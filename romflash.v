==> flow/design.v <==
module romflash(
  input  clk,
  output reg flash_cs = 1,
  output flash_clk,
  output reg flash_mosi = 0,
  input flash_miso,
  input  [15:0] addr,    
  output reg [7:0] dout,
  output reg dready = 0
  );
  parameter DRV_IDLE = 0;
  parameter DRV_SELECT = 1;
  parameter DRV_CMD = 2;
  parameter DRV_ADDR = 3;
  parameter DRV_DATA = 4;
  reg [8:0] count;
  reg [23:0] addr_loaded = 24'hfff;
  reg [2:0] drv_state = DRV_IDLE;
  reg [7:0] read_cmd = 8'h03;
  reg clk_enable = 0;
  assign flash_clk = !clk_enable || clk;
  always @(negedge clk) begin
    if (count > 0)
      count <= count - 1;
    case (drv_state)
      DRV_IDLE: begin
        flash_cs <= 1;
        clk_enable <= 0;
        flash_mosi <= 0;
        if (addr != addr_loaded)
          begin
          addr_loaded <= addr;
          count <= 0;
          dready <= 0;
          drv_state <= DRV_SELECT;
          end
      end
      DRV_SELECT: begin
        flash_cs <= 0;
        if (count == 0)
          begin
          count <= 7;
          drv_state <= DRV_CMD;
          end
        end
      DRV_CMD: begin
        flash_mosi <= read_cmd[count];
        clk_enable <= 1;
        if (count == 0)
          begin
          count <= 23;
          drv_state <= DRV_ADDR;
          end
      end
      DRV_ADDR: begin
        flash_mosi <= addr_loaded[count];
        if (count == 0)
          begin
          count <= 8;
          drv_state <= DRV_DATA;
          end
      end
      DRV_DATA: begin
        flash_mosi <= 0;
        if (count != 8)
          dout[count] <= flash_miso;
        if (count == 0)
          begin
          dready <= 1;
          drv_state <= DRV_IDLE;
          end
      end
    endcase
  end
endmodule
### Tool chain data of romflash

What the tools print for romflash, step after step.
Lines are those of the file above, counted from 1.
Operators: Yosys type, input widths -> output width; for muxes data width and select width s.
Library cell names are shortened.
Not given: -

| inputs | value |
|---|---|
| design top | romflash |
| clock | clk |
| cell library | sky130hd |
| timing corner | tt_025C_1v80 |

### After elaboration

Counts by Yosys on the flattened word-level netlist (proc, flatten, opt, wreduce; memories kept). Register bits leave out memories and registers merged into their read ports (data or address). Print and check cells are left out.

| cells by class | value |
|---|---|
| $add $sub $neg | 2 |
| equality and inequality tests | 11 |
| reductions and logical operators | 14 |
| bitwise gates (word level) | 3 |
| multiplexer cells | 18 |
| $lt $le $gt $ge | 1 |
| shift operators | 4 |

Operators by type and width:

| operator | count |
|---|---|
| $mux 9 | 5 |
| $pmux 9 s4 | 1 |
| $shiftx 24x9->1 | 1 |
| $ne 16x16->1 | 1 |
| $pmux 3 s5 | 1 |
| $mux 3 | 5 |
| $shift 1x10->8 | 1 |
| $shift 1x10->8 const A | 1 |
| $ne 2x2->1 const B | 5 |
| $neg 9->10 | 1 |
| $shiftx 8x9->1 const A | 1 |
| $sub 9x1->9 const B | 1 |
| $gt 9x1->1 const B | 1 |
| $ne 9x4->1 const B | 1 |
| $logic_not 9->1 | 1 |
| $and 8x8->8 | 1 |
| $or 8x8->8 | 1 |
| $not 8->8 | 1 |
| $reduce_bool 2->1 | 3 |
| $eq 3x2->1 const B | 2 |
| $reduce_and 6->1 | 1 |
| $pmux 1 s2 | 3 |
| $reduce_bool 5->1 | 1 |
| $reduce_and 2->1 | 2 |
| $eq 3x1->1 const B | 1 |
| $eq 3x3->1 const B | 1 |
| $logic_not 3->1 | 1 |
| $reduce_and 3->1 | 1 |

Not listed: further kinds 6, cells in them 7.

| storage and ports | value |
|---|---|
| register bits after elaboration | 40 |
| cells after elaboration | 61 |

### Longest topological paths

Depth = most cells in a row (Yosys ltp): at word level without a register or memory, in the mapped netlist without a sequential cell, where the memories' decode and read muxes count.

| logic depth | value |
|---|---|
| depth in word-level cells | 5 |
| ABC_AREA | 1 |
| depth in mapped cells | 15 |

### Synthesis result

The flow's flattened synthesis, as Yosys stat reports it; memories are mapped. The netlist is that of the ABC_AREA named above (0 if unset); the other value can give another one.

| synthesis totals | value |
|---|---|
| cell count | 301 |
| flip-flop cells | 40 |
| buffer cells | 8 |
| chip area (Yosys) | 2474.9 um^2 |

Cell types:

| type | count | total area (um^2) |
|---|---|---|
| edfxtp_1 | 31 | 930.893 |
| nand2_1 | 50 | 187.68 |
| dfxtp_1 | 9 | 180.173 |
| inv_1 | 45 | 168.912 |
| xnor2_1 | 15 | 131.376 |
| nor2_1 | 34 | 127.622 |
| o21ai_0 | 21 | 105.101 |
| nand3_1 | 20 | 100.096 |
| nand4_1 | 16 | 100.096 |
| ha_1 | 5 | 62.56 |
| nand2_2 | 7 | 43.792 |
| xor2_1 | 4 | 35.034 |
| nor2_2 | 5 | 31.28 |
| buf_6 | 2 | 22.522 |
| clkbuf_1 | 6 | 22.522 |
| inv_2 | 6 | 22.522 |
| o211ai_1 | 3 | 22.522 |
| a21oi_1 | 4 | 20.019 |

Not listed: further types 14, cells in them 18.

## Implementation results

Module romflash, platform sky130hd: 2 stored runs of the flow (Yosys, OpenROAD) with differing settings, in no particular order. Input and output delays are each 20% of the period that was set; the output load is 0.01 pF.
"total power of the final layout" is the tool's figure for a default switching activity; nothing was simulated.
A setting shown as n/a is not set for that run.

| setting or result | flow run A | flow run B |
|---|---|---|
| period_ns | 5.56 | 6.07 |
| CORE_UTILIZATION | 17 | 28 |
| SETUP_SLACK_MARGIN | 1.5 | 0.6 |
| PLACE_DENSITY_LB_ADDON | 0.2 | n/a |
| CORE_ASPECT_RATIO | 1.05 | n/a |
| CORE_MARGIN | 2 | 2 |
| CELL_PAD_IN_SITES_DETAIL_PLACEMENT | 1 | 1 |
| TNS_END_PERCENT | 30 | 85 |
| ABC_AREA | 1 | 0 |
| CTS_CLUSTER_SIZE | 10 | n/a |
| CTS_CLUSTER_DIAMETER | 381 | n/a |
| CAP_MARGIN | 30 | 15 |
| SLEW_MARGIN | 15 | 20 |
| MAX_ROUTING_LAYER | met5 | n/a |
| PLACE_DENSITY | n/a | 0.93 |
| CELL_PAD_IN_SITES_GLOBAL_PLACEMENT | n/a | 3 |
| GPL_ROUTABILITY_DRIVEN | n/a | 1 |
| MIN_ROUTING_LAYER | n/a | met1 |
| area of the die (um^2) | 15539.6 | 9136.5 |
| total power of the final layout (mW) | 1.679 | 1.223 |
| utilization after routing | 0.239 | 0.375 |
| Yosys chip area after synthesis (um^2) | 2474.9 | 2348.5 |
| worst hold slack after layout (ns) | 0.520 | 0.568 |
| sum of negative setup slack (ns) | 0.000 | 0.000 |
| setup slack of the worst path (ns) | 0.716 | 0.635 |
