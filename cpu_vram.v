==> flow/design.v <==
module cpu_vram(
  input clk,
  input [15:0] keypad_matrix,
  output [11:0] rom_addr,
  input [7:0] rom_dout,
  output [11:0] ram_addr,
  output [7:0] ram_din,
  input [7:0] ram_dout,
  output ram_we,
  output [6:0] vram_hpos,
  output [5:0] vram_vpos,
  output [1:0] vram_pixeli,
  input [1:0] vram_pixelo,
  output vram_we
  );
  reg [1:0] state = 0;
  reg [12:0] counter = 0;
  assign vram_hpos = counter[6:0];
  assign vram_vpos = counter[12:7];
  wire [2:0] vram_pixel_index = 7 - {counter[1:0], 1'b0};
  assign vram_pixeli = {rom_dout[vram_pixel_index], rom_dout[vram_pixel_index-1]};
  assign vram_we = state == 1;
  assign rom_addr = {1'b00, counter[12:2]};
  always @(posedge clk)
  begin
    if (state == 0)
      begin
        state <= 1;
      end
    if (state == 1)
      begin
        if (counter == 8191) 
          state <= 2;
        else
          begin
            counter <= counter + 1;
            state <= 0;
          end
      end
  end  
  assign ram_addr = 0;
  assign ram_din = 0;
  assign ram_we = 0;
endmodule
### Tool chain data of cpu_vram

The steps from the RTL of cpu_vram to its reports follow in flow order.
Line numbers count from 1 in the design file above.
Operators carry their Yosys type and port widths (W data, S select, Z words).
Not given: -

| inputs | value |
|---|---|
| top | cpu_vram |
| clock input | clk |
| cell library | sky130hd |
| corner | tt_025C_1v80 |

### After elaboration

Yosys after proc, flatten, opt, wreduce and memory -nomap, before mapping. Memory bits, and registers merged into a memory's read port (data or address), are not among the register bits. Print and check cells are not counted. Equal cells are merged and count once.

| word-level totals | value |
|---|---|
| register bits after elaboration | 15 |
| bits of input ports | 35 |
| output and inout port bits | 49 |
| word-level cells | 16 |

| cells by class | value |
|---|---|
| $add $sub $neg | 3 |
| equal/unequal tests | 2 |
| shift-type cells | 2 |
| multiplexer cells | 3 |
| bitwise operators | 1 |
| reductions and logical operators | 3 |

Operator list:

| kind | count |
|---|---|
| $add A13 B1 Y13 const B | 1 |
| $eq A13 B13 Y1 const B | 1 |
| $shiftx A8 B3 Y1 | 1 |
| $shiftx A8 B4 Y1 | 1 |
| $mux W2 | 3 |
| $sub A3 B1 Y4 const B | 1 |
| $sub A3 B3 Y3 const A | 1 |
| $eq A2 B1 Y1 const B | 1 |
| $logic_not A2 Y1 | 1 |
| $reduce_and A2 Y1 | 1 |
| $reduce_bool A2 Y1 | 1 |
| $not A1 Y1 | 1 |

### Logic depth

Yosys ltp: most cells in a row. Word level: on the elaborated netlist, between registers, memories and ports. Mapped: between sequential cells and ports; inverters and the memories' decode and read muxes count.

| logic depth | value |
|---|---|
| word-level depth | 3 |
| ABC_AREA | 0 |
| depth in mapped cells | 4 |
| depth with buffers taken out | 4 |

### Mapped cells and area

The flow's flattened synthesis, as Yosys stat reports it; memories are mapped. The netlist is that of the ABC_AREA named above (0 if unset); the other value can give another one.
Totals and module areas in this step are rounded.

| mapped netlist | value |
|---|---|
| cell count | 89 |
| chip area (Yosys) | 1,010 um^2 |
| sequential part of the area | 450 um^2 |
| mapped flip-flops | 15 |
| buffer cells | 33 |

Cell types:

| cell type | count | total area (um^2) |
|---|---|---|
| sky130_fd_sc_hd__edfxtp_1 | 15 | 450.432 |
| sky130_fd_sc_hd__buf_4 | 33 | 247.738 |
| sky130_fd_sc_hd__xor2_1 | 6 | 52.55 |
| sky130_fd_sc_hd__mux4_2 | 2 | 45.043 |
| sky130_fd_sc_hd__xnor2_1 | 5 | 43.792 |
| sky130_fd_sc_hd__inv_1 | 6 | 22.522 |
| sky130_fd_sc_hd__nor4_4 | 1 | 21.27 |
| sky130_fd_sc_hd__nand3_2 | 2 | 20.019 |
| sky130_fd_sc_hd__nand2_1 | 4 | 15.014 |
| sky130_fd_sc_hd__nand3_1 | 3 | 15.014 |
| sky130_fd_sc_hd__ha_1 | 1 | 12.512 |
| sky130_fd_sc_hd__nand4_2 | 1 | 12.512 |
| sky130_fd_sc_hd__nor4_1 | 2 | 12.512 |
| sky130_fd_sc_hd__nor2_1 | 3 | 11.261 |
| sky130_fd_sc_hd__nor3_1 | 2 | 10.01 |
| sky130_fd_sc_hd__and3_2 | 1 | 7.507 |
| sky130_fd_sc_hd__a21oi_1 | 1 | 5.005 |
| sky130_fd_sc_hd__conb_1 | 1 | 3.754 |

### Worst setup path after synthesis

OpenSTA on the mapped netlist: ideal clock, no wires. The path of least setup slack (recovery checks aside). Input and output delay are each 20% of the period. Register names are those of the netlist, which keeps one name where synthesis merged equal registers.

| timing post-synthesis | value |
|---|---|
| path type | register -> register |
| start | register counter[0] |
| end | register counter[0] |
| period | 2.1 ns |
| library setup time | 0.387 ns |
| launch time at the first pin | 0.000 ns |
| data arrival time | 1.727 ns |
| data required time | 1.713 ns |
| path slack | -0.014 ns |
| path delay | 2.114 ns |
| stages | 5 |
| path buffers | 0 |
| synthesis period reached | 2.114 ns |

"path delay" = arrival - input delay + setup time.
"stages" counts driving pins, that of a launching flip-flop among them; a cell with two outputs on the path counts twice.
"synthesis period reached" is the clock period less the worst setup slack; recovery checks do not enter. This is arithmetic on one report: input and output delays are still those of the set period (20% each).
Between the ends stands the longest chain of elaborated cells between them, by number of cells; it is not shown to be the way that was timed. Of several equally long chains one is given.
A line is the first line of the expression or statement that the cell stems from. Yosys adds cells for indexed reads and writes and turns some case tables into memories.
The path ends at the enable pin of a flip-flop; only ways to that pin are counted.

| on the way, post-synthesis | value |
|---|---|
| cells stage by stage | sky130_fd_sc_hd__edfxtp_1 > sky130_fd_sc_hd__ha_1 > sky130_fd_sc_hd__nand4_2 > sky130_fd_sc_hd__nor4_4 > sky130_fd_sc_hd__a21oi_1 |
| cells in the longest elaborated chain | 3 |
| elaborated cells on any way between the ends | 3 |
| source lines of those cells | 1 |
| classes of those cells | 1 x eq/ne; 1 x logic; 1 x reduce/logical |

RTL lines, path post-synthesis:

| item | RTL line | text |
|---|---|---|
| start: declaration | 17 | `reg [12:0] counter = 0;` |
| start: assignment | 36 | `counter <= counter + 1;` |
| $eq A13 B13 Y1 | 32 | `if (counter == 8191)` |
| $not A1 Y1 | - |  |
| $reduce_and A2 Y1 | - |  |
| end: assignment | 36 |  |
| end: declaration | 17 |  |

### Timing after layout

From the final timing report of stored run 1: the path of least setup slack in the routed layout; clock arrival at registers is part of the times.

| timing post-layout | value |
|---|---|
| path type | input -> output |
| start | input rom_dout[3] |
| end | output vram_pixeli[1] |
| period | 2.28 ns |
| input delay | 0.46 ns |
| output delay | 0.46 ns |
| launch time at the first pin | 0.46 ns |
| data arrival time | 1.61 ns |
| data required time | 1.82 ns |
| path slack | 0.21 ns |
| stages | 3 |
| path buffers | 2 |

Between the ends stands the longest chain of elaborated cells between them, by number of cells; it is not shown to be the way that was timed. Of several equally long chains one is given.

| on the way, post-layout | value |
|---|---|
| cells stage by stage | sky130_fd_sc_hd__clkdlybuf4s50_1 > sky130_fd_sc_hd__mux4_2 > sky130_fd_sc_hd__dlygate4sd2_1 |
| cells in the longest elaborated chain | 1 |
| elaborated cells on any way between the ends | 1 |
| source lines of those cells | 1 |
| classes of those cells | 1 x shift |

RTL lines, path post-layout:

| item | RTL line | text |
|---|---|---|
| start: declaration | 5 | `input [7:0] rom_dout,` |
| $shiftx A8 B3 Y1 | 21 | `assign vram_pixeli = {rom_dout[vram_pixel_index], rom_dout[vram_pixel_index-1]};` |
| end: declaration | 12 | `output [1:0] vram_pixeli,` |

Top module cpu_vram; platform sky130hd; tools Yosys and OpenROAD; 2 stored runs in no particular order. Input and output delays are each 20% of the period that was set; the output load is 0.01 pF.
By "period reached" is meant the clock period of the run minus its worst setup slack. This is arithmetic on one report: input and output delays are still those of the set period (20% each).
"allowed time less slack (worst setup path)" is the time allowed to the run's worst setup path (the clock period less input and output delay, where it has them) less its slack. Clock arrival times count: a late capture clock shortens it, a late launch clock lengthens it.
Results are given in rounded form.

#### Stored run 1

| setting | value |
|---|---|
| period_ns | `2.28` |
| CORE_UTILIZATION | `66` |
| SETUP_SLACK_MARGIN | `0.13` |
| PLACE_DENSITY_LB_ADDON | `0.19` |
| CORE_MARGIN | `5` |
| CELL_PAD_IN_SITES_DETAIL_PLACEMENT | `0` |
| CTS_CLUSTER_DIAMETER | `130` |
| MIN_ROUTING_LAYER | `met2` |
| CAP_MARGIN | `20` |
| SLEW_MARGIN | `20` |

| result | value |
|---|---|
| cell area after synthesis | 1,010 um^2 |
| die area | 2,410 um^2 |
| final utilization | 0.877 |
| setup slack of the worst path | 0.210 ns |
| post-route setup TNS | 0.000 ns |
| worst hold slack | 0.594 ns |
| period reached | 2.070 ns |
| allowed time less slack (worst setup path) | 1.16 ns |
| worst setup path kind | input -> output |

#### Stored run 2

| setting | value |
|---|---|
| period_ns | `2.57` |
| CAP_MARGIN | `20` |
| CORE_MARGIN | `2` |
| CORE_UTILIZATION | `40` |
| SLEW_MARGIN | `20` |

| result | value |
|---|---|
| cell area after synthesis | 1,010 um^2 |
| die area | 2,940 um^2 |
| final utilization | 0.522 |
| setup slack of the worst path | 0.169 ns |
| post-route setup TNS | 0.000 ns |
| worst hold slack | 0.563 ns |
| period reached | 2.401 ns |
| allowed time less slack (worst setup path) | 1.37 ns |
| worst setup path kind | input -> output |
